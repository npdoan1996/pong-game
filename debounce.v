==> flow/design.v <==
`timescale 1ns / 1ps
module DBstatemachine(reset, clk, sw, m_tick, out);
    input           clk, reset;
    input           sw, m_tick;
    output          out;
    reg     [2:0]   state, next_state;
    reg             out, next_out;
    parameter       ZERO = 3'b000, Wait1_1 = 3'b001, 
                    Wait1_2 = 3'b010, Wait1_3 = 3'b011,
                    ONE = 3'b100, Wait0_1 = 3'b101,
                    Wait0_2 = 3'b110, Wait0_3 = 3'b111;  
always @ (*)
    begin 
        case (state)
           ZERO:    {next_state, next_out} = (sw) ? {Wait1_1,1'b0} 
                                                  : {ZERO,1'b0};
           Wait1_1: {next_state, next_out} = (sw) ? (m_tick? {Wait1_2,1'b0} 
                                                  : {Wait1_1,1'b0}) 
                                                  : {ZERO,1'b0};
           Wait1_2: {next_state, next_out} = (sw) ? (m_tick? {Wait1_3,1'b0} 
                                                  : {Wait1_2,1'b0}) 
                                                  : {ZERO,1'b0};
           Wait1_3: {next_state, next_out} = (sw) ? (m_tick? {ONE,1'b1}     
                                                  : {Wait1_3,1'b0}) 
                                                  : {ZERO,1'b0}; 
           ONE    : {next_state, next_out} = (sw) ? {ONE, 1'b1} 
                                                  : {Wait0_1, 1'b1};
           Wait0_1: {next_state, next_out} = (sw) ? {ONE, 1'b1} 
                                                  : (m_tick? {Wait0_2,1'b1} 
                                                  : {Wait0_1,1'b1});
           Wait0_2: {next_state, next_out} = (sw) ? {ONE, 1'b1}
                                                  : (m_tick? {Wait0_3,1'b1} 
                                                  : {Wait0_2,1'b1});
           Wait0_3: {next_state, next_out} = (sw) ? {ONE, 1'b1} 
                                                  : (m_tick? {ZERO,1'b0}    
                                                  : {Wait0_3,1'b1});
           default: {next_state, next_out} = {ZERO, 1'b0};
        endcase
    end 
always @ (posedge reset, posedge clk) 
    if (reset) begin
        state <= 3'b000;
        out <= 1'b0;
        end
    else begin
        state <= next_state;
        out <= next_out;
        end
endmodule
`timescale 1ns / 1ps
module debounce (reset, clk, button_in, db_signal);
    input               reset, clk, button_in;
    output              db_signal;
    wire                tick;
    pulsegeneration 
        pulse           (.reset(reset), .clk(clk), .tick(tick));
    DBstatemachine
        statemachine    (.reset(reset), .clk(clk), .sw(button_in), 
                         .m_tick(tick), .out(db_signal));
endmodule
`timescale 1ns / 1ps
module pulsegeneration(reset, clk, tick);
    input               clk, reset;
    output              tick;
    reg       [19:0]    count, n_count;
    always @(posedge clk, posedge reset)
        if (reset) 
            count <= 0;
        else 
            count <= n_count;
    always @ (*)
        if(tick)
            n_count = 20'b0;
        else
            n_count = count + 1'b1;
    assign tick = (count == 20'd999_999);
endmodule
# Step by step through the tools: debounce
# Tool output for the design above, in the order of the flow.
# Lines are those of the file above, counted from 1.
# Library cell names are shortened.
# Not given: -
[setup]
top = "debounce"
clock = "clk"
lib = "sky130hd"
lib_corner = "tt_025C_1v80"

# Word level
# Counts by Yosys on the flattened word-level netlist (proc, flatten, opt, wreduce; memories kept). Register bits leave out memories and registers merged into their read ports (data or address); mux counts leave out enables and synchronous resets folded into registers. Print and check cells are left out. Cells with the same type and inputs are merged into one.
[word_totals]
rom_bits = 0
memories = 0
latchBits = 0
clocked_rd_ports_x_width = 0
ram_bits = 0
inputBits = 3
out_inout_bits = 1
word_cells = 29
ff_bits = 24
[classes]
n_shift = 0
mux = 16
n_mul = 0
compare = 0
equal = 8
div_mod_pow = 0
addsub = 1
logic = 0
n_reduce_logical = 1
[ops]
columns = ["operator", "count"]
rows = [
  ["4-bit parallel mux with 8-bit select", 1],
  ["4-bit 2-to-1 mux", 8],
  ["20-bit by 1-bit adder with 20-bit output (second input constant)", 1],
  ["20-bit equality test (second input constant)", 1],
  ["20-bit 2-to-1 mux", 1],
  ["3-bit equality test (second input constant)", 4],
  ["2-bit 2-to-1 mux", 4],
  ["3-bit by 2-bit equality test with 1-bit output (second input constant)", 2],
  ["3-bit 2-to-1 mux", 2],
  ["3-bit by 1-bit equality test with 1-bit output (second input constant)", 1],
  ["3-bit logical NOT", 1],
]

# Logic depth
# Yosys ltp: most cells in a row. Word level: on the elaborated netlist, between registers, memories and ports. Mapped: between sequential cells and ports; inverters and the memories' decode and read muxes count.
[depth]
depth_word = 4
ABC_AREA = 0
ltp_mapped = 6
depth_no_buf = 4

# After synthesis
# The flow's flattened synthesis, as Yosys stat reports it; memories are mapped. The netlist is that of the ABC_AREA named above (0 if unset); the other value can give another one.
# The area totals of this step are shown rounded.
[types]
columns = ["cell", "count", "area_total_um2"]
rows = [
  ["dfrtp_1", 28, 700.672],
  ["xor2_1", 7, 61.309],
  ["xnor2_1", 6, 52.55],
  ["nand2_1", 12, 45.043],
  ["mux2i_1", 4, 40.038],
  ["nand3_1", 7, 35.034],
  ["nor2_1", 8, 30.029],
  ["and4_1", 3, 26.275],
  ["dfstp_2", 1, 26.275],
  ["o31ai_1", 3, 22.522],
  ["nor4_4", 1, 21.27],
  ["a21oi_1", 4, 20.019],
  ["nand3_2", 2, 20.019],
  ["and2_1", 3, 18.768],
  ["and3_1", 3, 18.768],
  ["nand2b_1", 3, 18.768],
  ["nand4_1", 3, 18.768],
  ["and3b_1", 2, 17.517],
]
# Not listed: further types 23, cells in them 29.
[synth_totals]
cells = 129
yosys_area_um2 = 1400
sequential_area_um2 = 730
n_buf = 4
flip_flops = 29
# By module: a second synthesis without flattening, with its own total; a netlist apart from the flattened one above.
[unflattened]
hier_cells = 129
area_unflattened_um2 = 1400
# Each row is one instance without its submodules.
[by_module]
columns = ["module", "area_um2", "n_inst", "seq_area_um2", "cells"]
rows = [
  ["pulsegeneration", 970, 1, 500, 96],
  ["DBstatemachine", 390, 1, 230, 33],
  ["debounce", 0.0, 1, 0.0, 0],
]

# Path before layout
# Source: OpenSTA report_checks on the synthesized netlist (no wires, ideal clock, input and output delay 20% of the period each), path of least setup slack; recovery checks are left aside. Register names are those of the netlist, which keeps one name where synthesis merged equal registers.
[synth_path]
kind = "reg2reg"
start = "register pulse.count[7]"
end = "register statemachine.state"
setup_ns = 0.079
period_ns = 1.75
n_path_buf = 0
path_stages = 5
t_first_pin_ns = 0.000
delay_ns = 1.501
slack_ns = 0.248
t_arrival_ns = 1.422
required_time_ns = 1.671
synth_period_reached_ns = 1.502
# "delay_ns" = arrival - input delay + setup time.
# "path_stages": output pins that drive a net of the path, with the launching flip-flop's if there is one; two outputs of one cell count as two.
# "synth_period_reached_ns" is the clock period less the worst setup slack; recovery checks do not enter. This is arithmetic on one report: input and output delays are still those of the set period (20% each).
# Where an end lacks its bit number, it is one bit of the signal, or one of the new flip-flops if synthesis recoded a state register.
[synth_between]
path_cell_list = "dfrtp_1 nor4_1 nand3_1 nor4_4 mux2i_1"
[synth_rtl]
columns = ["item", "line", "text"]
rows = [
  ["start: declaration", 65, "reg       [19:0]    count, n_count;"],
  ["start: assignment", 68, "count <= 0;"],
  ["start: assignment", 70, "count <= n_count;"],
  ["end: assignment", 42, "state <= 3'b000;"],
  ["end: assignment", 46, "state <= next_state;"],
  ["end: declaration", 6, "reg     [2:0]   state, next_state;"],
]
# No chain of elaborated cells between the ends is given.

# Path in the finished layout
# Path of least setup slack in the final report of run 1 (OpenROAD, finished layout, wires in). Where an end is a register, its clock arrival counts in the times.
[layout_path]
kind = "reg2reg"
start = "register pulse.count[2]"
end = "register statemachine.state"
n_path_buf = 0
t_first_pin_ns = 0.31
path_stages = 5
t_arrival_ns = 2.01
required_time_ns = 2.48
slack_ns = 0.47
period_ns = 2.24
setup_ns = 0.07
# Where an end lacks its bit number, it is one bit of the signal, or one of the new flip-flops if synthesis recoded a state register.
[layout_between]
path_cell_list = "dfrtp_1 and4_1 nand2_4 nor4_4 mux2i_1"
[layout_rtl]
columns = ["item", "line", "text"]
rows = [
  ["start: declaration", 65, "reg       [19:0]    count, n_count;"],
  ["start: assignment", 68, "count <= 0;"],
  ["start: assignment", 70, "count <= n_count;"],
  ["end: assignment", 42, "state <= 3'b000;"],
  ["end: assignment", 46, "state <= next_state;"],
  ["end: declaration", 6, "reg     [2:0]   state, next_state;"],
]
# No chain of elaborated cells between the ends is given.

# 2 stored runs of debounce in the flow (synthesis by Yosys, layout by OpenROAD, sky130hd cells), in arbitrary order. Constraints: input delay and output delay 20% of the set period each, output load 0.01 pF.
# By "period_less_ws_ns" is meant the clock period of the run minus its worst setup slack. This is arithmetic on one report: input and output delays are still those of the set period (20% each).
# "worstPathTime_ns": the worst setup path's part of the clock period (all of it between registers, 20% less for each end at a port) less its slack. A launch clock that arrives late makes it longer, a capture clock that arrives late makes it shorter.
# "power.total_uw" is the tool's figure for a default switching activity; nothing was simulated.
# The results are shown rounded.

[[run]]
name = "run 1"
[run.settings]
period_ns = 2.24
CORE_UTILIZATION = 64
SETUP_SLACK_MARGIN = -0.11
PLACE_DENSITY_LB_ADDON = 0.22
CORE_MARGIN = 4
MAX_ROUTING_LAYER = "met5"
CAP_MARGIN = 20
SLEW_MARGIN = 20
[run.results]
dieArea_um2 = 3000
fin_util_pct = 74
timing.setup.tns_ns = 0.000
ys_area_um2 = 1400
worstPathTime_ns = 1.77
worstPathKind = "reg2reg"
setup_worst_slack_ns = 0.47
ws_hold_ns = 0.46
power.total_uw = 870
period_less_ws_ns = 1.769
final_cell_area_um2 = 1500

[[run]]
name = "run 2"
[run.settings]
period_ns = 1.46
CORE_UTILIZATION = 56
PLACE_DENSITY_LB_ADDON = 0.06
HOLD_SLACK_MARGIN = -0.04
CELL_PAD_IN_SITES_GLOBAL_PLACEMENT = 3
TNS_END_PERCENT = 95
ABC_AREA = 1
GPL_TIMING_DRIVEN = 0
CTS_CLUSTER_SIZE = 30
CTS_CLUSTER_DIAMETER = 148
SLEW_MARGIN = 40
CAP_MARGIN = 20
CORE_MARGIN = 2
[run.results]
outcome = "not finished: placement ended with error FLW-0024"
