==> flow/design.v <==
`timescale 1ns / 1ps
module pong_graph_animate(clk, rst, btn, video_on, pixel_x, pixel_y, graph_rgb);
    input                clk, rst;
    input        [1:0]   btn;
    input                video_on;
    input        [9:0]   pixel_x, pixel_y;
    output reg  [11:0]   graph_rgb;
    localparam  MAX_X = 640;
    localparam  MAX_Y = 480;
    wire         wall_on, paddle_on, sq_ball_on, rd_ball_on;
    wire  [11:0] wall_rgb, paddle_rgb, ball_rgb;
    wire   [9:0] paddle_y_t, paddle_y_b;
    reg    [9:0] paddle_y_reg, paddle_y_next;
    reg    [9:0] ball_x_reg, ball_y_reg;
    wire   [9:0] ball_x_next, ball_y_next;
    reg    [9:0] x_delta_reg, x_delta_next;
    reg    [9:0] y_delta_reg, y_delta_next;
    wire         refr_tick;
    always @(posedge clk, posedge rst)
        if (rst)
            begin
                paddle_y_reg <= 10'd204;
                ball_x_reg <= 0;
                ball_y_reg <= 0;
                x_delta_reg <= 10'h2;
                y_delta_reg <= 10'h2;
            end
         else 
            begin
                paddle_y_reg <= paddle_y_next;
                ball_x_reg <= ball_x_next;
                ball_y_reg <= ball_y_next;
                x_delta_reg <= x_delta_next;
                y_delta_reg <= y_delta_next;
            end
    assign refr_tick = (pixel_y == 481) && (pixel_x == 0);
    localparam WALL_X_L = 32;
    localparam WALL_X_R = 35;
    assign wall_on = (WALL_X_L <= pixel_x) && (pixel_x <= WALL_X_R);
    assign wall_rgb = 12'h00f;  
    localparam PADDLE_X_L = 600;
    localparam PADDLE_X_R = 603;
    localparam PADDLE_Y_SIZE = 72;
    localparam PADDLE_Y_T = MAX_Y/2 - PADDLE_Y_SIZE/2;  
    localparam PADDLE_Y_B = PADDLE_Y_T + PADDLE_Y_SIZE - 1;  
    localparam  PADDLE_V = 2;  
    assign paddle_y_t = paddle_y_reg;
    assign paddle_y_b = paddle_y_t + PADDLE_Y_SIZE - 1;
    assign paddle_on = (PADDLE_X_L <= pixel_x) && (pixel_x <= PADDLE_X_R) &&
                       (paddle_y_t <= pixel_y) && (pixel_y <= paddle_y_b);
    always @*
    begin 
        paddle_y_next = paddle_y_reg;
        if (refr_tick)
            if (btn[1] & (paddle_y_b < (MAX_Y -1 - PADDLE_V)))
                paddle_y_next = paddle_y_reg + PADDLE_V;  
            else if (btn[0] & (paddle_y_t > PADDLE_V))
                paddle_y_next = paddle_y_reg - PADDLE_V;  
    end
    assign paddle_rgb = 12'h0f0;    
    localparam BALL_SIZE = 8;
    wire [9:0]  ball_x_l, ball_x_r;  
    wire [9:0]  ball_y_t, ball_y_b;
    localparam BALL_V_P = 1;   
    localparam BALL_V_N = -1;  
    wire [2:0]  rom_addr, rom_col;
    wire        rom_bit;
    reg  [7:0]  rom_data;
    always @*
        case(rom_addr) 
            3'h0: rom_data = 8'b00111100;
            3'h1: rom_data = 8'b01111110;
            3'h2: rom_data = 8'b11111111;
            3'h3: rom_data = 8'b11111111;
            3'h4: rom_data = 8'b11111111;
            3'h5: rom_data = 8'b11111111;
            3'h6: rom_data = 8'b01111110;
            3'h7: rom_data = 8'b00111100;
        endcase
    assign ball_x_l = ball_x_reg;
    assign ball_y_t = ball_y_reg;
    assign ball_x_r = ball_x_l + BALL_SIZE - 1;
    assign ball_y_b = ball_y_t + BALL_SIZE - 1;
    assign rom_addr = pixel_y[2:0] - ball_y_t[2:0];
    assign rom_col = pixel_x[2:0] - ball_x_l[2:0];
    assign rom_bit = rom_data[rom_col];
    assign rd_ball_on = sq_ball_on & rom_bit;
    assign sq_ball_on = (ball_x_l <= pixel_x) && (pixel_x <= ball_x_r) &&
                        (ball_y_t <= pixel_y) && (pixel_y <= ball_y_b);
    assign ball_rgb = 12'hf00;   
    assign ball_x_next = (refr_tick) ? ball_x_reg + x_delta_reg : ball_x_reg;
    assign ball_y_next = (refr_tick) ? ball_y_reg + y_delta_reg : ball_y_reg;
    always @*
    begin
        x_delta_next = x_delta_reg;
        y_delta_next = y_delta_reg;
        if (ball_y_t < 1)  
            y_delta_next = BALL_V_P;
        else if (ball_y_b > (MAX_Y - 1))  
            y_delta_next = BALL_V_N;
        else if (ball_x_l <= WALL_X_R)   
            x_delta_next = BALL_V_P;     
        else if ((PADDLE_X_L <= ball_x_r) && (ball_x_r <= PADDLE_X_R) &&
                 (paddle_y_t <= ball_y_b) && (ball_y_t <= paddle_y_b))
            x_delta_next = BALL_V_N;
    end
    always @*
        if (~video_on)
            graph_rgb = 12'h0;
        else 
            if (wall_on)
                graph_rgb = wall_rgb;
            else if (paddle_on)
                graph_rgb = paddle_rgb;
            else if (rd_ball_on)
                graph_rgb = ball_rgb;
            else 
                graph_rgb = 12'haaa;
endmodule
-- Tool chain data of pong_graph_animate
Tool output for the design above, in the order of the flow.
Line numbers count from 1 in the design file above.
Operators: Yosys type, input widths -> output width; for muxes data width and select width s.
Cell names lack the library's common part.
A cell with n/a has no value.
- top: pong_graph_animate
- clock input: clk
- cell library: sky130hd
- timing corner: tt_025C_1v80

-- Elaborated design
Yosys after proc, flatten, opt, wreduce and memory -nomap, before mapping. Memory bits, and registers merged into a memory's read port (data or address), are not among the register bits. Print and check cells are not counted. Equal cells are merged and count once.
Yosys's memory passes give these memory sizes; they may raise the number of words (mostly to a power of two), join words into wider ones and drop unused or constant bits.
- flip-flop bits (word level): 50
- bits in read-only memories at 32
- memories kept: 1
- noted input port bits: 25
- output and inout port bits: 12
- noted word-level cells: 71
- $add $sub $neg: 12
- $lt $le $gt $ge at 19
- eq/ne operators: 1
- shift-type cells at 1
- mux-type cells: 10
- bitwise logic cells at 5
- noted reduce/logical cells: 17
- memory list (name ; words ; width ; read ports ; wr ports ; RTL line ; RTL):
    (name not given) ; 8 ; 4 ; 1 ; 0 ; 70 ; case(rom_addr)
- operators by type and width (cell ; number):
    $le 10x10->1 ; 8
    $mux 10 ; 6
    $mux 12 ; 3
    $sub 10x1->10 const B ; 3
    $add 10x10->10 ; 2
    $le 10x10->1 const A ; 2
    $le 10x10->1 const B ; 2
    $add 10x4->10 const B ; 2
    $le 10x6->1 const B ; 2
    $logic_and 1x1->1 ; 11
    $mux 11 ; 1
    $lt 10x1->1 const B ; 1
    $add 10x2->10 const B ; 1
    $sub 10x2->10 const B ; 1
    $gt 10x2->1 const B ; 1
    $add 10x7->10 const B ; 1
    $gt 10x9->1 const B ; 1
    $lt 10x9->1 const B ; 1
    $eq 10x9->1 const B ; 1
    $logic_not 10->1 ; 1
    $le 6x10->1 const A ; 1
    $shiftx 8x3->1 ; 1
    $reduce_bool 2->1 ; 3
    $sub 3x3->3 ; 2
    $and 1x1->1 ; 3
    $reduce_and 3->1 ; 1
    $not 1->1 ; 2
    $reduce_and 2->1 ; 1

-- Depth
Yosys ltp: most cells in a row. Word level: on the elaborated netlist, between registers, memories and ports. Mapped: between sequential cells and ports; inverters and the memories' decode and read muxes count.
- depth in word-level cells at 11
- ABC_AREA at 0
- gate-level depth with buffers: 16
- noted depth with buffers taken out: 13

-- Synthesis result
Source: synth_stat.txt of the flow (Yosys; design flattened, memories mapped). It holds for the ABC_AREA given above (unset counts as 0); a run with the other value may have another netlist.
- standard cells after synthesis at 593
- cell area after synthesis at 4999.8 sq um
- sequential area: 883.3 sq um
- mapped flip-flops at 35
- noted buffers: 21
- cell types (type ; number ; area in all (sq um)):
    ha_1 ; 97 ; 1.21E+03
    dfrtp_1 ; 29 ; 725.696
    xor2_1 ; 30 ; 262.752
    xnor2_1 ; 21 ; 183.926
    nand2_1 ; 48 ; 180.173
    inv_1 ; 46 ; 172.666
    a21oi_1 ; 33 ; 165.158
    dfstp_2 ; 6 ; 157.651
    a21o_1 ; 16 ; 120.115
    nand4_1 ; 19 ; 118.864
    nand3_1 ; 22 ; 110.106
    o21ai_0 ; 21 ; 105.101
    fa_1 ; 5 ; 100.096
    nor2_1 ; 25 ; 93.84
    nand2b_1 ; 13 ; 81.328
    nor2b_1 ; 13 ; 81.328
    o21ai_1 ; 14 ; 70.067
    o211ai_1 ; 9 ; 67.565
Other cell types: 57; their cells: 126.

-- Timing after synthesis
Source: OpenSTA report_checks on the synthesized netlist (no wires, ideal clock, input and output delay 20% of the period each), path of least setup slack; recovery checks are left aside. Register names are those of the netlist, which keeps one name where synthesis merged equal registers.
- kind: register -> output
- from: register paddle_y_reg[1]
- to: output port graph_rgb[10]
- period at 4100 ps
- external output delay: 820 ps
- noted launch time at the first pin: 0 ps
- arrival time at 3315 ps
- data required time: 3280 ps
- slack: -35 ps
- path delay at 3315 ps
- noted stages on the path: 16
- buffers on the path: 3
- period reached after synthesis: 4135 ps
"path delay" is the arrival time less input delay plus setup time.
A path that ends at an output port has no setup time.
"stages on the path": output pins that drive a net of the path, with the launching flip-flop's if there is one; two outputs of one cell count as two.
"period reached after synthesis" is the clock period less the worst setup slack; recovery checks do not enter. This is arithmetic on one report: input and output delays are still those of the set period (20% each).
Between the ends stands the longest chain of elaborated cells between them, by number of cells; it is not shown to be the way that was timed. Of several equally long chains one is given.
A line is the first line of the expression or statement that the cell stems from. Yosys adds cells for indexed reads and writes and turns some case tables into memories.
- path through: dfrtp_1 > buf_2 > inv_1 > ha_1 > buf_4 > and4b_1 > o211ai_2 > xnor2_1 > inv_1 > ha_1 > and4_1 > a221oi_1 > o221ai_1 > nor2b_1 > and3_1 > buf_4
- cells in the longest elaborated chain: 7
- elaborated cells on any way between the ends: 9
- noted RTL lines with such cells: 6
- those cells by class: add/sub (2); compare (2); mux (3); reduce/logical (2)
- RTL lines, path post-synthesis (item ; RTL line ; RTL):
    start, declared ; 13 ; reg    [9:0] paddle_y_reg, paddle_y_next;
    start, assigned ; 22 ; paddle_y_reg <= 10'd204;
    start, assigned ; 30 ; paddle_y_reg <= paddle_y_next;
    $add 10x7->10 ; 48 ; assign paddle_y_b = paddle_y_t + PADDLE_Y_SIZE - 1;
    $sub 10x1->10 ; 48 ;
    $le 10x10->1 ; 50 ; (paddle_y_t <= pixel_y) && (pixel_y <= paddle_y_b);
    $logic_and 1x1->1 ; 49 ; assign paddle_on = (PADDLE_X_L <= pixel_x) && (pixel_x <= PADDLE_X_R) &&
    $mux 12 ; 113 ; else if (paddle_on)
    $mux 12 ; 111 ; if (wall_on)
    $mux 12 ; 108 ; if (~video_on)
    end, declared ; 7 ; output reg  [11:0]   graph_rgb;
Nets of the timed path that keep an RTL name, with a line that drives or declares them; the list need not be complete.
- nets with RTL names, path post-synthesis (net ; RTL line):
    graph_rgb[9] ; 108
    graph_rgb[8] ; 108

-- Timing after layout
From the final timing report of run 1: the path of least setup slack in the routed layout; clock arrival at registers is part of the times.
The path's times are printed in steps of 10 ps; the period is the one set.
- kind: input -> output
- from: input port pixel_y[3]
- to: output port graph_rgb[11]
- period at 4700 ps
- input delay at 940 ps
- external output delay: 940 ps
- noted launch time at the first pin: 940 ps
- arrival time at 3670 ps
- data required time: 3760 ps
- slack: 90 ps
- noted stages on the path: 12
- buffers on the path: 5
Between the ends stands the longest chain of elaborated cells between them, by number of cells; it is not shown to be the way that was timed. Of several equally long chains one is given.
- path through: clkdlybuf4s50_1 > buf_4 > ha_1 > a21o_1 > a21o_1 > a221o_1 > a221oi_2 > o221ai_1 > buf_4 > nor2b_1 > buf_4 > dlygate4sd2_1
- cells in the longest elaborated chain: 6
- elaborated cells on any way between the ends: 7
- noted RTL lines with such cells: 5
- those cells by class: compare (2); mux (3); reduce/logical (2)
- RTL lines, path post-layout (item ; RTL line ; RTL):
    start, declared ; 6 ; input        [9:0]   pixel_x, pixel_y;
    $le 10x10->1 ; 50 ; (paddle_y_t <= pixel_y) && (pixel_y <= paddle_y_b);
    $logic_and 1x1->1 (2 in a row) ; 49 ; assign paddle_on = (PADDLE_X_L <= pixel_x) && (pixel_x <= PADDLE_X_R) &&
    $mux 12 ; 113 ; else if (paddle_on)
    $mux 12 ; 111 ; if (wall_on)
    $mux 12 ; 108 ; if (~video_on)
    end, declared ; 7 ; output reg  [11:0]   graph_rgb;

==> results <==
Module pong_graph_animate, platform sky130hd: 2 stored runs of the flow (Yosys, OpenROAD) with differing settings, in no particular order. Input and output delays are each 20% of the period that was set; the output load is 0.01 pF.
By "reached clock period" is meant the clock period of the run minus its worst setup slack. This is arithmetic on one report: input and output delays are still those of the set period (20% each).
By "time used up by the worst setup path" is meant the share of the clock period that the worst setup path is allowed (20% is reserved at inputs, 20% at outputs), minus its slack. Clock arrival times at its registers enter into it.
"total power of the final layout": no workload was simulated; the value follows from the tool's default switching activity.
"time used up by the worst setup path" is known to 10 ps.

Run 1

==> flow/run.sh <==
#!/bin/bash
# the make line also repeats the synthesis and layout settings of config.mk as NAME=value (left out here)
make -C /OpenROAD-flow-scripts/flow DESIGN_CONFIG=/design/flow/config.mk WORK_HOME=/design/flow/orfs CLKGATE_MAP_FILE= finish
==> flow/config.mk <==
export PLATFORM = sky130hd
export DESIGN_NAME = pong_graph_animate
export DESIGN_NICKNAME = pong_graph_animate
export VERILOG_FILES = /design/flow/design.v
export SDC_FILE = /design/flow/constraint.sdc
export NUM_CORES = 4
export LEC_CHECK = 0
export CAP_MARGIN = 40
export CELL_PAD_IN_SITES_DETAIL_PLACEMENT = 0
export CORE_MARGIN = 2
export CORE_UTILIZATION = 24
export PLACE_DENSITY_LB_ADDON = 0.07
export SETUP_SLACK_MARGIN = -0.04
export SLEW_MARGIN = 20
==> flow/constraint.sdc <==
create_clock -name core_clock -period 4.7 [get_ports {clk}]
set_input_delay 0.9400 -clock core_clock [delete_from_list [all_inputs] [get_ports {clk}]]
set_output_delay 0.9400 -clock core_clock [all_outputs]
set_load 0.01 [all_outputs]

Measured in run 1:
- reached clock period at 4,611 ps
- area of the die at 22,003.3 sq um
- smallest setup slack: 89 ps
- smallest hold slack at 484 ps
- post-route setup TNS at 0 ps
- standard-cell area after layout at 6,441.2 sq um
- noted the time used up by the worst setup path: 2,730 ps
- type of the worst setup path: input -> output
- total power of the final layout: 0.0007932 W
- post-route utilization at 0.316
- mapped cell area after synthesis at 4,999.8 sq um

Run 2

==> flow/run.sh <==
#!/bin/bash
# the make line also repeats the synthesis and layout settings of config.mk as NAME=value (left out here)
make -C /OpenROAD-flow-scripts/flow DESIGN_CONFIG=/design/flow/config.mk WORK_HOME=/design/flow/orfs CLKGATE_MAP_FILE= finish
==> flow/config.mk <==
export PLATFORM = sky130hd
export DESIGN_NAME = pong_graph_animate
export DESIGN_NICKNAME = pong_graph_animate
export VERILOG_FILES = /design/flow/design.v
export SDC_FILE = /design/flow/constraint.sdc
export NUM_CORES = 4
export LEC_CHECK = 0
export CAP_MARGIN = 20
export CORE_MARGIN = 4
export CORE_UTILIZATION = 54
export GPL_ROUTABILITY_DRIVEN = 1
export GPL_TIMING_DRIVEN = 1
export PLACE_DENSITY = 0.67
export SLEW_MARGIN = 20
==> flow/constraint.sdc <==
create_clock -name core_clock -period 4.31 [get_ports {clk}]
set_input_delay 0.8620 -clock core_clock [delete_from_list [all_inputs] [get_ports {clk}]]
set_output_delay 0.8620 -clock core_clock [all_outputs]
set_load 0.01 [all_outputs]

Measured in run 2:
- reached clock period at 4,329 ps
- area of the die at 10,862.9 sq um
- smallest setup slack: -19 ps
- smallest hold slack at 494 ps
- post-route setup TNS at -37 ps
- standard-cell area after layout at 6,600.1 sq um
- noted the time used up by the worst setup path: 3,470 ps
- type of the worst setup path: register -> output
- total power of the final layout: 0.0008085 W
- post-route utilization at 0.746
- mapped cell area after synthesis at 4,999.8 sq um
